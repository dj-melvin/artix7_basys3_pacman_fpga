==> flow/design.v <==
`timescale 1ns / 1ps
module blinky_move(
    input clk,
    input [1:0] scene,
    input [26:0] display_cnt,
    input [0:89] map,
    input [1:0] blinky_dir,
    input blinky_go_home,
    output reg [4:0] map_blinky_x,
    output reg [4:0] map_blinky_y
    );
    parameter up = 2'b00;
    parameter down = 2'b01;
    parameter left = 2'b10;
    parameter right = 2'b11;
    parameter start_scene = 2'b00;
    parameter play_scene = 2'b01;
    parameter win_scene = 2'b10;
    parameter lose_scene = 2'b11;
    always@(posedge clk) begin
        if(scene == start_scene) begin
            map_blinky_x <= 7;
            map_blinky_y <= 0;
        end
        else if(blinky_go_home) begin
            map_blinky_x <= 7;
            map_blinky_y <= 0;
        end
        else if(scene == play_scene && display_cnt[25]) begin
            if(blinky_dir == left && map_blinky_x > 5'd0 && ~map[map_blinky_x - 1 + map_blinky_y * 18]) begin
                map_blinky_x <= map_blinky_x - 1;
                map_blinky_y <= map_blinky_y;
            end
            else if(blinky_dir == down && map_blinky_y < 5'd4 && ~map[map_blinky_x + (map_blinky_y + 1) * 18]) begin
                map_blinky_x <= map_blinky_x;
                map_blinky_y <= map_blinky_y + 1;
            end
            else if(blinky_dir == up && map_blinky_y > 5'd0 && ~map[map_blinky_x + (map_blinky_y - 1) * 18]) begin
                map_blinky_x <= map_blinky_x;
                map_blinky_y <= map_blinky_y - 1;
            end
            else if(blinky_dir == right && map_blinky_x < 5'd17 && ~map[map_blinky_x + 1 + map_blinky_y * 18]) begin
                map_blinky_x <= map_blinky_x + 1;
                map_blinky_y <= map_blinky_y;
            end
            else begin
                map_blinky_x <= map_blinky_x;
                map_blinky_y <= map_blinky_y;
            end
        end
        else begin
            map_blinky_x <= map_blinky_x;
            map_blinky_y <= map_blinky_y;
        end
    end
endmodule
# Reports on blinky_move
# Tool output for the design above, in the order of the flow.
# Lines are those of the file above, counted from 1.
# Operators carry their Yosys type and port widths (W data, S select, Z words).
# Cell names lack the library's common part.
# A cell with n/a has no value.
# inputs
top,blinky_move
clock,clk
library,sky130hd
pvt_corner,tt_025C_1v80

# Elaborated design
# Source: Yosys, flattened and elaborated, memories not mapped. Widths are those after wreduce. Registers that Yosys merges into a memory's read port (data or address) are not register bits. Print and check cells do not count. Equal cells are merged and count once.
# bits
register_bits,10
in_bits,123
output_inout_bits,10
elab_cells,58
# op_classes
add_sub_neg,12
multipliers,3
compare,4
equal,6
shift,4
n_mux,6
bitwise,5
reduce_logical,16
# ops
operator,count
$shiftx A90 B32 Y1,4
$mul A32 B4 Y31 const B,2
$sub A7 B32 Y32 const A,4
$add A5 B32 Y32,2
$mul A5 B4 Y9 const B,1
$add A32 B10 Y32,1
$add A32 B32 Y32,1
$mux W5,6
$add A5 B1 Y6 const B,2
$sub A5 B1 Y6 const B,2
$gt A5 B1 Y1 const B,2
$logic_and A1 B1 Y1,9
$not A1 Y1,5
$lt A5 B3 Y1 const B,1
$lt A5 B5 Y1 const B,1
$eq A2 B1 Y1 const B,2
$eq A2 B2 Y1 const B,2
$ne A2 B2 Y1 const B,2
$logic_not A2 Y1,2
$reduce_bool A2 Y1,2
$reduce_and A4 Y1,1
$reduce_and A3 Y1,1
$reduce_or A2 Y1,1

# Longest topological paths
# Longest topological path by Yosys (ltp), each cell counted once; first at word level (registers and memories cut), then after technology mapping (sequential cells cut; the memories' decode and read muxes count).
# depth
word_depth,10
ABC_AREA,0
ltp_mapped,19
depth_no_buf,19

# Synthesis result
# Yosys stat after the flow's synthesis: flattened, memories mapped to cells. It holds for the ABC_AREA given above (unset counts as 0); a run with the other value may have another netlist.
# Totals and module areas in this step are rounded.
# by_type
cell,count,area_total_um2
mux4_2,77,1.73E+03
ha_1,63,788.256
mux2i_1,29,290.278
dfxtp_1,10,200.192
inv_1,50,187.68
nand2_1,42,157.651
xor2_1,18,157.651
fa_1,7,140.134
xnor2_1,15,131.376
a21oi_1,25,125.12
nor2_1,29,108.854
o21ai_0,18,90.086
nand3_1,14,70.067
a21o_1,9,67.565
buf_8,4,60.058
mux4_1,2,52.55
clkbuf_1,13,48.797
mux2_2,4,45.043
# Other cell types: 64; their cells: 139.
# mapped
mapped_cells,568
area_um2,5540
seqArea_um2,200
ffs,10
buffers,28

# Worst setup path after synthesis
# OpenSTA on the mapped netlist: ideal clock, no wires. The path of least setup slack (recovery checks aside). Input and output delay are each 20% of the period. Register names are those of the netlist, which keeps one name where synthesis merged equal registers.
# synth_timing
kind,register to register
start,reg map_blinky_y[0]
end,reg map_blinky_y[2]
tclk_ns,6.75
setup_ns,0.070
launch_ns,0.000
arrival_time_ns,4.472
required_time_ns,6.680
setup_slack_ns,2.207
path_delay_ns,4.542
driving_pins,17
path_buffers,2
synth_period_reached_ns,4.543
# "path_delay_ns" is the arrival time less input delay plus setup time.
# "driving_pins": output pins that drive a net of the path, with the launching flip-flop's if there is one; two outputs of one cell count as two.
# "synth_period_reached_ns" is the clock period less the worst setup slack; recovery checks do not enter. This is arithmetic on one report: input and output delays are still those of the set period (20% each).
# Between the ends stands the longest chain of elaborated cells between them, by number of cells; it is not shown to be the way that was timed. Of several equally long chains one is given.
# Each line given opens the expression or statement behind the cell; cells for indexed reads and writes are added by Yosys, which also makes memories of some case tables.
# A register here has more assigning lines than the two given.
# synth_via
cell_sequence,dfxtp_1 inv_1 ha_1 inv_1 ha_1 fa_1 clkbuf_1 buf_2 mux4_2 mux2i_1 nand2_1 o21ai_0 o211ai_1 a31oi_2 a211oi_4 or3_1 a21oi_1
elab_chain_len,9
cone_cells,29
classes_between,add/sub: 8; mul: 3; compare: 2; shift: 3; mux: 2; logic: 4; reduce/logical: 7
# synth_lines
item,line,rtl
"start, declared",10,output reg [4:0] map_blinky_y
"start, assigned",32,map_blinky_y <= map_blinky_y;
"start, assigned",36,map_blinky_y <= map_blinky_y + 1;
$sub A5 B1 Y6,38,else if(blinky_dir == up && map_blinky_y > 5'd0 && ~map[map_blinky_x + (map_blinky_y - 1) * 18]) begin
$mul A32 B4 Y31,38,
$add A5 B32 Y32,38,
$sub A7 B32 Y32,n/a,
$shiftx A90 B32 Y1,38,
$not A1 Y1,38,
$logic_and A1 B1 Y1,38,
$mux W5,38,
$mux W5,34,else if(blinky_dir == down && map_blinky_y < 5'd4 && ~map[map_blinky_x + (map_blinky_y + 1) * 18]) begin
"end, assigned",32,
"end, assigned",36,
"end, declared",10,

# Path in the finished layout
# From the final timing report of flow run B: the path of least setup slack in the routed layout; clock arrival at registers is part of the times.
# layout_timing
kind,register to register
start,reg map_blinky_y[0]
end,reg map_blinky_y[2]
tclk_ns,8.07
setup_ns,0.07
launch_ns,0.24
arrival_time_ns,5.93
required_time_ns,8.23
setup_slack_ns,2.30
driving_pins,15
path_buffers,1
# Between the ends stands the longest chain of elaborated cells between them, by number of cells; it is not shown to be the way that was timed. Of several equally long chains one is given.
# A register here has more assigning lines than the two given.
# layout_via
cell_sequence,dfxtp_1 inv_1 ha_1 buf_4 clkinv_1 fa_1 mux4_2 mux2i_1 mux2i_1 o2bb2ai_1 o211ai_1 a31oi_2 a211oi_4 or3_1 a21oi_1
elab_chain_len,9
cone_cells,29
classes_between,add/sub: 8; mul: 3; compare: 2; shift: 3; mux: 2; logic: 4; reduce/logical: 7
# layout_lines
item,line,rtl
"start, declared",10,output reg [4:0] map_blinky_y
"start, assigned",32,map_blinky_y <= map_blinky_y;
"start, assigned",36,map_blinky_y <= map_blinky_y + 1;
$sub A5 B1 Y6,38,else if(blinky_dir == up && map_blinky_y > 5'd0 && ~map[map_blinky_x + (map_blinky_y - 1) * 18]) begin
$mul A32 B4 Y31,38,
$add A5 B32 Y32,38,
$sub A7 B32 Y32,n/a,
$shiftx A90 B32 Y1,38,
$not A1 Y1,38,
$logic_and A1 B1 Y1,38,
$mux W5,38,
$mux W5,34,else if(blinky_dir == down && map_blinky_y < 5'd4 && ~map[map_blinky_x + (map_blinky_y + 1) * 18]) begin
"end, assigned",32,
"end, assigned",36,
"end, declared",10,

# blinky_move through Yosys and OpenROAD on sky130hd: 2 stored runs, unordered, with their settings and measured results. The constraints put input and output delay at 20% of the set period each and load the outputs with 0.01 pF.
# "clock_period_reached_ns" is the run's clock period less its worst setup slack. It is reckoned from that one timing run; input and output delays stay at 20% of the period that was set.
# "worst_setup_path_time_ns" is the time allowed to the run's worst setup path (the clock period less input and output delay, where it has them) less its slack. Clock arrival times count: a late capture clock shortens it, a late launch clock lengthens it.
# By "design_power_uw" is meant OpenSTA's value without simulated activity: inputs other than the clock are taken to toggle once in ten clock periods, and the tool carries that through the logic.
# Measured values are rounded.
# A setting shown as . is not set for that run.
# Results: . = not shown.
run,period_ns,CORE_UTILIZATION,CELL_PAD_IN_SITES_GLOBAL_PLACEMENT,CELL_PAD_IN_SITES_DETAIL_PLACEMENT,ABC_AREA,GPL_ROUTABILITY_DRIVEN,MAX_ROUTING_LAYER,CAP_MARGIN,CORE_MARGIN,SLEW_MARGIN,SETUP_SLACK_MARGIN,PLACE_DENSITY_LB_ADDON,GPL_TIMING_DRIVEN,CTS_CLUSTER_DIAMETER,MIN_ROUTING_LAYER,post_synth_area_um2,final_die_area_um2,final_stdcell_area_um2,layout_utilization_frac,worst_setup_slack_ns,timing.setup.tns_ns,hold_worst_slack_ns,design_power_uw,clock_period_reached_ns,worst_setup_path_time_ns,worst_setup_path_type
flow run A,3.37,68,3,2,0,1,met4,20,2,20,.,.,.,.,.,.,.,.,.,.,.,.,.,.,.,.
flow run B,8.07,28,3,1,.,.,met5,20,2,30,0.66,0.13,1,348,met1,5540,20900,6900,0.355,2.30,0.000,0.679,1510,5.766,5.77,register to register
# Flow run A: not finished: placement ended with error GPL-0301
