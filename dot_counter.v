==> flow/design.v <==
`timescale 1ns / 1ps
module dot_counter(
    input clk,
    input [1:0] scene,
    input [26:0] display_cnt,
    input [4:0] pac_x,
    input [4:0] pac_y,
    output reg [5:0] dot_cnt,
    output reg [0:89] dot
    );
    parameter start_scene = 2'b00;
    parameter play_scene = 2'b01;
    parameter win_scene = 2'b10;
    parameter lose_scene = 2'b11;
    always@(posedge clk) begin
        if(scene == start_scene) begin  
            dot <= {18'b111111000000111111,
                   18'b100111000000111001,
                   ~18'b010010000000010010,
                   ~18'b011010111111010110,
                   ~18'b000000000100000000};
            dot_cnt <= 57;
        end
        else if(scene == play_scene && display_cnt[25]) begin
            if(dot[pac_x + pac_y * 18]) begin
                dot[pac_x + pac_y * 18] <= 1'b0;
                dot_cnt <= dot_cnt - 1;
            end
            else begin
                dot[pac_x + pac_y * 18] <= dot[pac_x + pac_y * 18];
                dot_cnt <= dot_cnt;
            end
        end
        else begin
            dot[pac_x + pac_y * 18] <= dot[pac_x + pac_y * 18];
            dot_cnt <= dot_cnt;
        end
    end
endmodule
* From RTL to reports: dot_counter *
Tool output for the design above, in the order of the flow.
Lines are those of the file above, counted from 1.
The mark n/a stands for no value.

inputs
  top module = dot_counter
  clock = clk
  library = sky130hd
  corner = tt_025C_1v80

* Word-level counts *
Counts by Yosys on the flattened word-level netlist (proc, flatten, opt, wreduce; memories kept). Register bits leave out memories and registers merged into their read ports (data or address); mux counts leave out enables and synchronous resets folded into registers. Print and check cells are left out.

word-level totals
  output and inout bits = 96
  clocked read ports x word width = 0
  bits in writable memories = 0
  memories = 0
  latch bits = 0
  memory bits (read-only) = 0
  register bits = 96
  input port bits = 40

operators by class
  mux-type cells = 2
  eq/ne operators = 1
  $lt $le $gt $ge = 0
  divide/modulo/power cells = 0
  multipliers = 1
  shift-type cells = 4
  bitwise gates (word level) = 4
  add/sub/neg operators = 5
  reduce/logical cells = 3

operator list
  kind                                                               count
  1-bit by 33-bit variable shift with 90-bit output with constant A  2
  90-bit bitwise OR                                                  2
  90-bit two-way mux                                                 2
  1-bit by 33-bit variable shift with 90-bit output                  1
  90-bit by 12-bit indexed select with 1-bit output                  1
  90-bit bitwise AND                                                 1
  90-bit NOT                                                         1
  5-bit by 4-bit multiplier with 9-bit output with constant B        1
  12-bit negator with 33-bit output                                  1
  7-bit by 11-bit subtractor with 12-bit output with constant A      2
  5-bit by 10-bit adder with 11-bit output                           1
  6-bit by 1-bit subtractor with 6-bit output with constant B        1
  2-bit by 1-bit == test with 1-bit output with constant B           1
  2-bit zero test                                                    1
  2-bit AND reduction                                                1
  1-bit logical AND                                                  1

* Logic depth *
Yosys ltp: most cells in a row. Word level: on the elaborated netlist, between registers, memories and ports. Mapped: between sequential cells and ports; inverters and the memories' decode and read muxes count.

logic depth
  word-level depth = 10
  ABC_AREA = 0
  depth in mapped cells = 18

* Netlist *
Source: synth_stat.txt of the flow (Yosys; design flattened, memories mapped). It holds for the ABC_AREA given above (unset counts as 0); a run with the other value may have another netlist.

mapped netlist
  cell count = 632
  chip area (Yosys) = 5800.6 um^2
  area of sequential cells = 1921.8 um^2
  mapped flip-flops = 96
  buffer cells = 48

cells by type
  cell type                  count  area in all (um^2)
  sky130_fd_sc_hd__dfxtp_1   96     1.92E+03
  sky130_fd_sc_hd__mux4_2    24     540.518
  sky130_fd_sc_hd__mux2i_1   42     420.403
  sky130_fd_sc_hd__o311ai_0  37     324.061
  sky130_fd_sc_hd__o21ai_0   63     315.302
  sky130_fd_sc_hd__nor2_1    54     202.694
  sky130_fd_sc_hd__ha_1      12     150.144
  sky130_fd_sc_hd__nand2_1   38     142.637
  sky130_fd_sc_hd__xnor2_1   15     131.376
  sky130_fd_sc_hd__a21oi_1   26     130.125
  sky130_fd_sc_hd__nor3_1    22     110.106
  sky130_fd_sc_hd__or3_1     17     106.352
  sky130_fd_sc_hd__nand3_1   20     100.096
  sky130_fd_sc_hd__clkbuf_1  25     93.84
  sky130_fd_sc_hd__xor2_1    8      70.067
  sky130_fd_sc_hd__o211ai_1  9      67.565
  sky130_fd_sc_hd__inv_1     13     48.797
  sky130_fd_sc_hd__buf_6     4      45.043

Other cell types: 55; their cells: 107.

* Path before layout *
OpenSTA on the mapped netlist: ideal clock, no wires. The path of least setup slack (recovery checks aside). Input and output delay are each 20% of the period. Register names are those of the netlist, which keeps one name where synthesis merged equal registers.

path after synthesis
  path type = input-to-reg
  from = in pac_y[1]
  to = reg dot[71]
  stages = 14
  buffers on the path = 2
  period = 4.89 ns
  setup time = 0.148 ns
  launch time at the first pin = 0.978 ns
  path slack = 0.158 ns
  path delay = 3.754 ns
  arrival = 4.584 ns
  period reached after synthesis = 4.732 ns

"path delay" is the arrival time less input delay plus setup time.
"stages" counts driving pins, that of a launching flip-flop among them; a cell with two outputs on the path counts twice.
"period reached after synthesis" is the clock period less the worst setup slack; recovery checks do not enter. This is arithmetic on one report: input and output delays are still those of the set period (20% each).
Lines with a computed index may be missing from the assigning lines.

on the way, after synthesis
  cells stage by stage = sky130_fd_sc_hd__ha_1 sky130_fd_sc_hd__ha_1 sky130_fd_sc_hd__fa_1 sky130_fd_sc_hd__clkbuf_2 sky130_fd_sc_hd__or4b_1 sky130_fd_sc_hd__a211oi_1 sky130_fd_sc_hd__o31a_1 sky130_fd_sc_hd__ha_1 sky130_fd_sc_hd__nor4_4 sky130_fd_sc_hd__inv_2 sky130_fd_sc_hd__or3_4 sky130_fd_sc_hd__clkbuf_1 sky130_fd_sc_hd__o21ai_0 sky130_fd_sc_hd__o311ai_0

ends and longest elaborated chain, after synthesis
  what             line  text
  start, declared  7     input [4:0] pac_y,
  end, assigned    17    dot <= {18'b111111000000111111,
  end, declared    9     output reg [0:89] dot

No chain of elaborated cells between the ends is given.

* Path in the finished layout *
From the final timing report of entry A: the path of least setup slack in the routed layout; clock arrival at registers is part of the times.

path post-layout
  path type = input-to-reg
  from = in pac_x[1]
  to = reg dot[29]
  launch time at the first pin = 1.50 ns
  stages = 17
  setup time = 0.07 ns
  path slack = 1.89 ns
  arrival = 5.88 ns
  buffers on the path = 5
  period = 7.48 ns

Lines with a computed index may be missing from the assigning lines.

on the way, post-layout
  cells stage by stage = sky130_fd_sc_hd__clkdlybuf4s50_1 sky130_fd_sc_hd__ha_4 sky130_fd_sc_hd__inv_1 sky130_fd_sc_hd__fa_2 sky130_fd_sc_hd__ha_1 sky130_fd_sc_hd__clkbuf_4 sky130_fd_sc_hd__xnor3_1 sky130_fd_sc_hd__buf_4 sky130_fd_sc_hd__mux4_2 sky130_fd_sc_hd__mux2i_1 sky130_fd_sc_hd__mux2i_1 sky130_fd_sc_hd__mux2i_4 sky130_fd_sc_hd__or3_1 sky130_fd_sc_hd__buf_6 sky130_fd_sc_hd__buf_2 sky130_fd_sc_hd__or3_1 sky130_fd_sc_hd__a21oi_2

ends and longest elaborated chain, post-layout
  what             line  text
  start, declared  6     input [4:0] pac_x,
  end, assigned    17    dot <= {18'b111111000000111111,
  end, declared    9     output reg [0:89] dot

No chain of elaborated cells between the ends is given.

Wiki page: dot_counter / flow data

Flow measurements of dot_counter on sky130hd: 2 stored runs with different settings, listed in no order. Input and output delays are each 20% of the period that was set; the output load is 0.01 pF.
"period achieved": clock period set for the run, less the worst setup slack. It is reckoned from that one timing run; input and output delays stay at 20% of the period that was set.
"critical setup path time" means the part of the period allowed to the worst setup path (the constraints hold back 20% at inputs and 20% at outputs) less its slack; where the path has registers, the arrival times of their clocks count too.
"power consumption" is the tool's figure for a default switching activity; nothing was simulated.
A setting shown as n/a is not set for that run.

setting or result                          entry A       entry B
period_ns                                  7.48          3.44
CORE_UTILIZATION                           48            21
SETUP_SLACK_MARGIN                         1.75          0.8
CELL_PAD_IN_SITES_GLOBAL_PLACEMENT         0             3
CELL_PAD_IN_SITES_DETAIL_PLACEMENT         1             2
TNS_END_PERCENT                            80            50
GPL_TIMING_DRIVEN                          0             0
CAP_MARGIN                                 15            20
SLEW_MARGIN                                25            20
MAX_ROUTING_LAYER                          met4          n/a
CORE_MARGIN                                2             7
PLACE_DENSITY                              n/a           0.91
CORE_ASPECT_RATIO                          n/a           0.96
CTS_CLUSTER_SIZE                           n/a           17
CTS_CLUSTER_DIAMETER                       n/a           87
chip area in the Yosys report (um^2)       5800.6        5800.6
standard-cell area after routing (um^2)    7619.8        10033.4
power consumption (mW)                     1.583         4.458
post-route utilization (%)                 64.0          37.0
overall die area (um^2)                    12980.0       32472.2
worst hold slack in the final report (ns)  0.499         0.497
period achieved (ns)                       5.592         4.259
setup slack of the worst path (ns)         1.888         -0.819
critical setup path time (ns)              4.10          3.57
worst setup path type                      input-to-reg  input-to-reg
total negative setup slack (ns)            0.000         -60.592
