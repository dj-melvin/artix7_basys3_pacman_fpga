==> flow/design.v <==
`timescale 1ns / 1ps
module manual_dir_control(
    input clk,
    input [0:89] map,
    input [1:0] scene,
    input [4:0] pac_x,
    input [4:0] pac_y,
    input [4:0] clyde_x,
    input [4:0] clyde_y,
    input [9:0] rec,
    output reg [1:0] pac_dir,
    output reg [1:0] clyde_dir
    );
    parameter up = 2'b00;
    parameter down = 2'b01;
    parameter left = 2'b10;
    parameter right = 2'b11;
    parameter start_scene = 2'b00;
    parameter play_scene = 2'b01;
    parameter win_scene = 2'b10;
    parameter lose_scene = 2'b11;
    reg [1:0] next_pac_dir;
    reg [1:0] next_clyde_dir;
    always@(posedge clk) begin
        if(scene == start_scene) pac_dir <= up;
        else pac_dir <= next_pac_dir;
        clyde_dir <= next_clyde_dir;
    end
    always@(*) begin
        if(scene == lose_scene || scene == win_scene) next_pac_dir = pac_dir;
        else if(rec[9]) next_pac_dir = pac_x > 0 ? (map[pac_x - 1 + pac_y * 18] ? pac_dir: left) : pac_dir;
        else if(rec[8]) next_pac_dir = pac_y < 4 ? (map[pac_x + (pac_y + 1) * 18] ? pac_dir: down) : pac_dir;
        else if(rec[7]) next_pac_dir = pac_y > 0 ? (map[pac_x + (pac_y - 1) * 18] ? pac_dir: up) : pac_dir;
        else if(rec[6]) next_pac_dir = pac_x < 17 ? (map[pac_x + 1 + pac_y * 18] ? pac_dir: right) : pac_dir;
        else next_pac_dir = pac_dir;
    end
    always@(*) begin
            if(rec[5]) next_clyde_dir = clyde_y > 0 ? (map[clyde_x + (clyde_y - 1) * 18] ? clyde_dir: up) : clyde_dir;
            else if(rec[4]) next_clyde_dir = clyde_y < 4 ? (map[clyde_x + (clyde_y + 1) * 18] ? clyde_dir: down) : clyde_dir;
            else if(rec[3]) next_clyde_dir = clyde_x > 0 ? (map[clyde_x - 1 + clyde_y * 18] ? clyde_dir: left) : clyde_dir;
            else if(rec[2]) next_clyde_dir = clyde_x < 17 ? (map[clyde_x + 1 + clyde_y * 18] ? clyde_dir: right) : clyde_dir;
            else next_clyde_dir = clyde_dir;
    end
endmodule
From RTL to reports: manual_dir_control
The steps from the RTL of manual_dir_control to its reports follow in flow order.
Lines are those of the file above, counted from 1.
Operators carry their Yosys type and port widths (W data, S select, Z words).
Library cell names are shortened.
{ "design": {"top": "manual_dir_control", "clock": "clk", "lib": "sky130hd", "pvt_corner": "tt_025C_1v80"} }

Word-level counts
Counts by Yosys on the flattened word-level netlist (proc, flatten, opt, wreduce; memories kept). Register bits leave out memories and registers merged into their read ports (data or address). Print and check cells are left out. Cells with the same type and inputs are merged into one.
{ "classes": {"add_sub_neg": 24, "multipliers": 6, "n_cmp": 8, "equal": 16, "n_shift": 8, "n_mux": 24, "logic": 1, "reduce_and_logical": 8} }
{ "op_table": {"columns": ["operator", "count"], "rows": [
  ["$shiftx A90 B32 Y1", 4],
  ["$mul A32 B4 Y31 const B", 2],
  ["$shiftx A90 B12 Y1", 2],
  ["$shiftx A90 B13 Y1", 2],
  ["$sub A7 B32 Y32 const A", 4],
  ["$mul A6 B4 Y10 const B", 2],
  ["$mul A5 B4 Y9 const B", 2],
  ["$add A32 B32 Y32", 2],
  ["$add A5 B32 Y32", 2],
  ["$mux W2", 24],
  ["$sub A7 B12 Y13 const A", 2],
  ["$add A5 B1 Y6 const B", 4],
  ["$sub A5 B1 Y6 const B", 4],
  ["$add A5 B11 Y12", 2],
  ["$sub A7 B11 Y12 const A", 2],
  ["$add A6 B10 Y11", 2],
  ["$gt A5 B1 Y1 const B", 4],
  ["$ne A4 B4 Y1 const B", 4],
  ["$reduce_bool A4 Y1", 4],
  ["$reduce_and A10 Y1", 1],
  ["$lt A5 B3 Y1 const B", 2],
  ["$lt A5 B5 Y1 const B", 2],
  ["$reduce_and A9 Y1", 1],
  ["$ne A4 B1 Y1 const B", 2],
  ["$ne A3 B1 Y1 const B", 2],
  ["$ne A3 B3 Y1 const B", 2],
  ["$ne A2 B1 Y1 const B", 2],
  ["$eq A2 B2 Y1 const B", 2]
]} }
Not listed: further kinds 4, cells in them 5.
{ "bits": {"ff_bits": 4, "out_inout_bits": 4, "elab_cells": 97} }

Logic depth
Yosys ltp: most cells in a row. Word level: on the elaborated netlist, between registers, memories and ports. Mapped: between sequential cells and ports; inverters and the memories' decode and read muxes count.
{ "depth": {"depth_word": 10, "ABC_AREA": 0, "ltp_mapped": 20, "ltp_nobuf": 18} }

Synthesis result
Source: synth_stat.txt of the flow (Yosys; design flattened, memories mapped). It holds for the ABC_AREA given above (unset counts as 0); a run with the other value may have another netlist.
The area totals of this step are shown rounded.
{ "types": {"columns": ["cell", "count"], "rows": [
  ["mux4_2", 153],
  ["ha_1", 122],
  ["mux2i_1", 40],
  ["inv_1", 100],
  ["xnor2_1", 39],
  ["fa_1", 14],
  ["xor2_1", 29],
  ["nor2_1", 67],
  ["a21oi_1", 48],
  ["o21ai_0", 40],
  ["mux2_2", 15],
  ["nand2_1", 41],
  ["nor3_1", 22],
  ["nor2b_1", 17],
  ["nand3_1", 19],
  ["clkbuf_1", 22],
  ["a211oi_1", 10],
  ["a21o_1", 10]
]} }
Other cell types: 50; their cells: 146.
{ "mapped": {"stdcells": 954, "synth_area_um2": 9329, "flip_flops": 4, "buf_cells": 47} }

Path before layout
Path of least setup slack by OpenSTA after synthesis, without wires, with an ideal clock, recovery checks aside; 20% of the period is set as input and as output delay. Where synthesis merged equal registers, the netlist keeps one of their names.
{ "synth_path": {"kind": "input to register", "from": "input clyde_x[0]", "to": "register clyde_dir[0]", "tclk_ns": 6.61, "setup_ns": 0.313, "arrival_time_ns": 5.564, "t_required_ns": 6.297, "path_slack_ns": 0.733, "path_delay_ns": 4.555, "stages": 15, "synth_period_reached_ns": 5.877} }
"path_delay_ns" = arrival - input delay + setup time.
"stages" counts driving pins, that of a launching flip-flop among them; a cell with two outputs on the path counts twice.
"synth_period_reached_ns" = period - worst setup slack (recovery checks aside). The figure is calculated, with input and output delays left at 20% of the set period.
The rows between start and end are the longest chain of elaborated cells between them; the timing report does not say that the signal goes this way. Where chains are equally long, one stands for them.
Each line given opens the expression or statement behind the cell; cells for indexed reads and writes are added by Yosys, which also makes memories of some case tables.
Only ways into the end's enable, where the timed path ends, are counted here.
{ "synth_between": {"path_cell_list": "buf_6 buf_2 buf_2 inv_1 ha_1 xnor2_1 ha_1 inv_1 fa_1 xor2_1 mux4_2 mux4_2 and3_1 o311a_1 o21ai_1", "elab_chain_cells": 6, "cells_between": 23, "lines_between": 4, "classes_between": "add/sub: 10; compare: 2; eq/ne: 5; shift: 4; reduce/logical: 2"} }
{ "synth_lines": {"columns": ["item", "line", "rtl"], "rows": [
  ["start, declared", 8, "input [4:0] clyde_x,"],
  ["$sub A5 B1 Y6", 40, "else if(rec[3]) next_clyde_dir = clyde_x > 0 ? (map[clyde_x - 1 + clyde_y * 18] ? clyde_dir: left) : clyde_dir ..."],
  ["$add A32 B32 Y32", 40, null],
  ["$sub A7 B32 Y32", null, null],
  ["$shiftx A90 B32 Y1", 40, null],
  ["$ne A4 B4 Y1", null, null],
  ["$reduce_and A9 Y1", null, null],
  ["end, assigned", 27, "clyde_dir <= next_clyde_dir;"],
  ["end, declared", 12, "output reg [1:0] clyde_dir"]
]} }

Timing after layout
From the final timing report of run 1: the path of least setup slack in the routed layout; clock arrival at registers is part of the times.
{ "layout_path": {"kind": "input to register", "from": "input clyde_y[0]", "to": "register clyde_dir[0]", "tclk_ns": 7.09, "setup_ns": 0.31, "arrival_time_ns": 6.82, "t_required_ns": 7.02, "path_slack_ns": 0.20, "stages": 15} }
The rows between start and end are the longest chain of elaborated cells between them; the timing report does not say that the signal goes this way. Where chains are equally long, one stands for them.
Only ways into the end's enable, where the timed path ends, are counted here.
{ "layout_between": {"path_cell_list": "clkdlybuf4s50_1 inv_1 ha_1 clkbuf_1 clkbuf_1 inv_1 fa_1 xor2_1 mux4_2 nor2b_1 a211oi_1 nor2_1 a21oi_1 o311ai_0 o21ai_1", "elab_chain_cells": 7, "cells_between": 26, "classes_between": "add/sub: 10; mul: 3; compare: 2; eq/ne: 6; shift: 4; reduce/logical: 1"} }
{ "layout_lines": {"columns": ["item", "line", "rtl"], "rows": [
  ["start, declared", 9, "input [4:0] clyde_y,"],
  ["$sub A5 B1 Y6", 38, "if(rec[5]) next_clyde_dir = clyde_y > 0 ? (map[clyde_x + (clyde_y - 1) * 18] ? clyde_dir: up) : clyde_dir;"],
  ["$mul A32 B4 Y31", 38, null],
  ["$add A5 B32 Y32", 38, null],
  ["$sub A7 B32 Y32", null, null],
  ["$shiftx A90 B32 Y1", 38, null],
  ["$ne A2 B2 Y1", null, null],
  ["$reduce_and A9 Y1", null, null],
  ["end, assigned", 27, "clyde_dir <= next_clyde_dir;"],
  ["end, declared", 12, "output reg [1:0] clyde_dir"]
]} }

Record of 2 stored runs of the RTL-to-layout flow on manual_dir_control, platform sky130hd. The runs are unordered. Constraints: input delay and output delay 20% of the set period each, output load 0.01 pF.
"achieved_period_ns" = clock period - worst setup slack. The figure is calculated, with input and output delays left at 20% of the set period.
"worst_path_allowed_less_slack_ns" = time allowed to the worst setup path (clock period - input delay - output delay, where it has them) - its slack; a late launch clock adds to it, a late capture clock takes from it.
By "fin_power_uw" is meant OpenSTA's value without simulated activity: inputs other than the clock are taken to toggle once in ten clock periods, and the tool carries that through the logic.
Results are given in rounded form.
[
  {
    "run": "run 1",
    "settings": { "period_ns": 7.09, "CORE_UTILIZATION": 30, "SETUP_SLACK_MARGIN": -0.46, "CELL_PAD_IN_SITES_DETAIL_PLACEMENT": 1, "TNS_END_PERCENT": 70, "ABC_AREA": 0, "GPL_TIMING_DRIVEN": 0, "GPL_ROUTABILITY_DRIVEN": 0, "CTS_CLUSTER_SIZE": 20, "CAP_MARGIN": 20, "CORE_MARGIN": 2, "SLEW_MARGIN": 20 },
    "results": { "achieved_period_ns": 6.891, "utilization_pct": 36.5, "fin_power_uw": 1927, "fin_hold_ws_ns": 0.546, "synth_chip_area_um2": 9329, "final_setup_ws_ns": 0.199, "die_um2": 32520, "worst_path_allowed_less_slack_ns": 5.47, "timing.worst_path_kind": "input to register" }
  },
  {
    "run": "run 2",
    "settings": { "period_ns": 7.91, "CAP_MARGIN": 20, "CORE_MARGIN": 2, "CORE_UTILIZATION": 40, "SLEW_MARGIN": 20 },
    "results": { "achieved_period_ns": 6.427, "utilization_pct": 47.9, "fin_power_uw": 1680, "fin_hold_ws_ns": 0.549, "synth_chip_area_um2": 9329, "final_setup_ws_ns": 1.483, "die_um2": 24560, "worst_path_allowed_less_slack_ns": 4.85, "timing.worst_path_kind": "input to register" }
  }
]
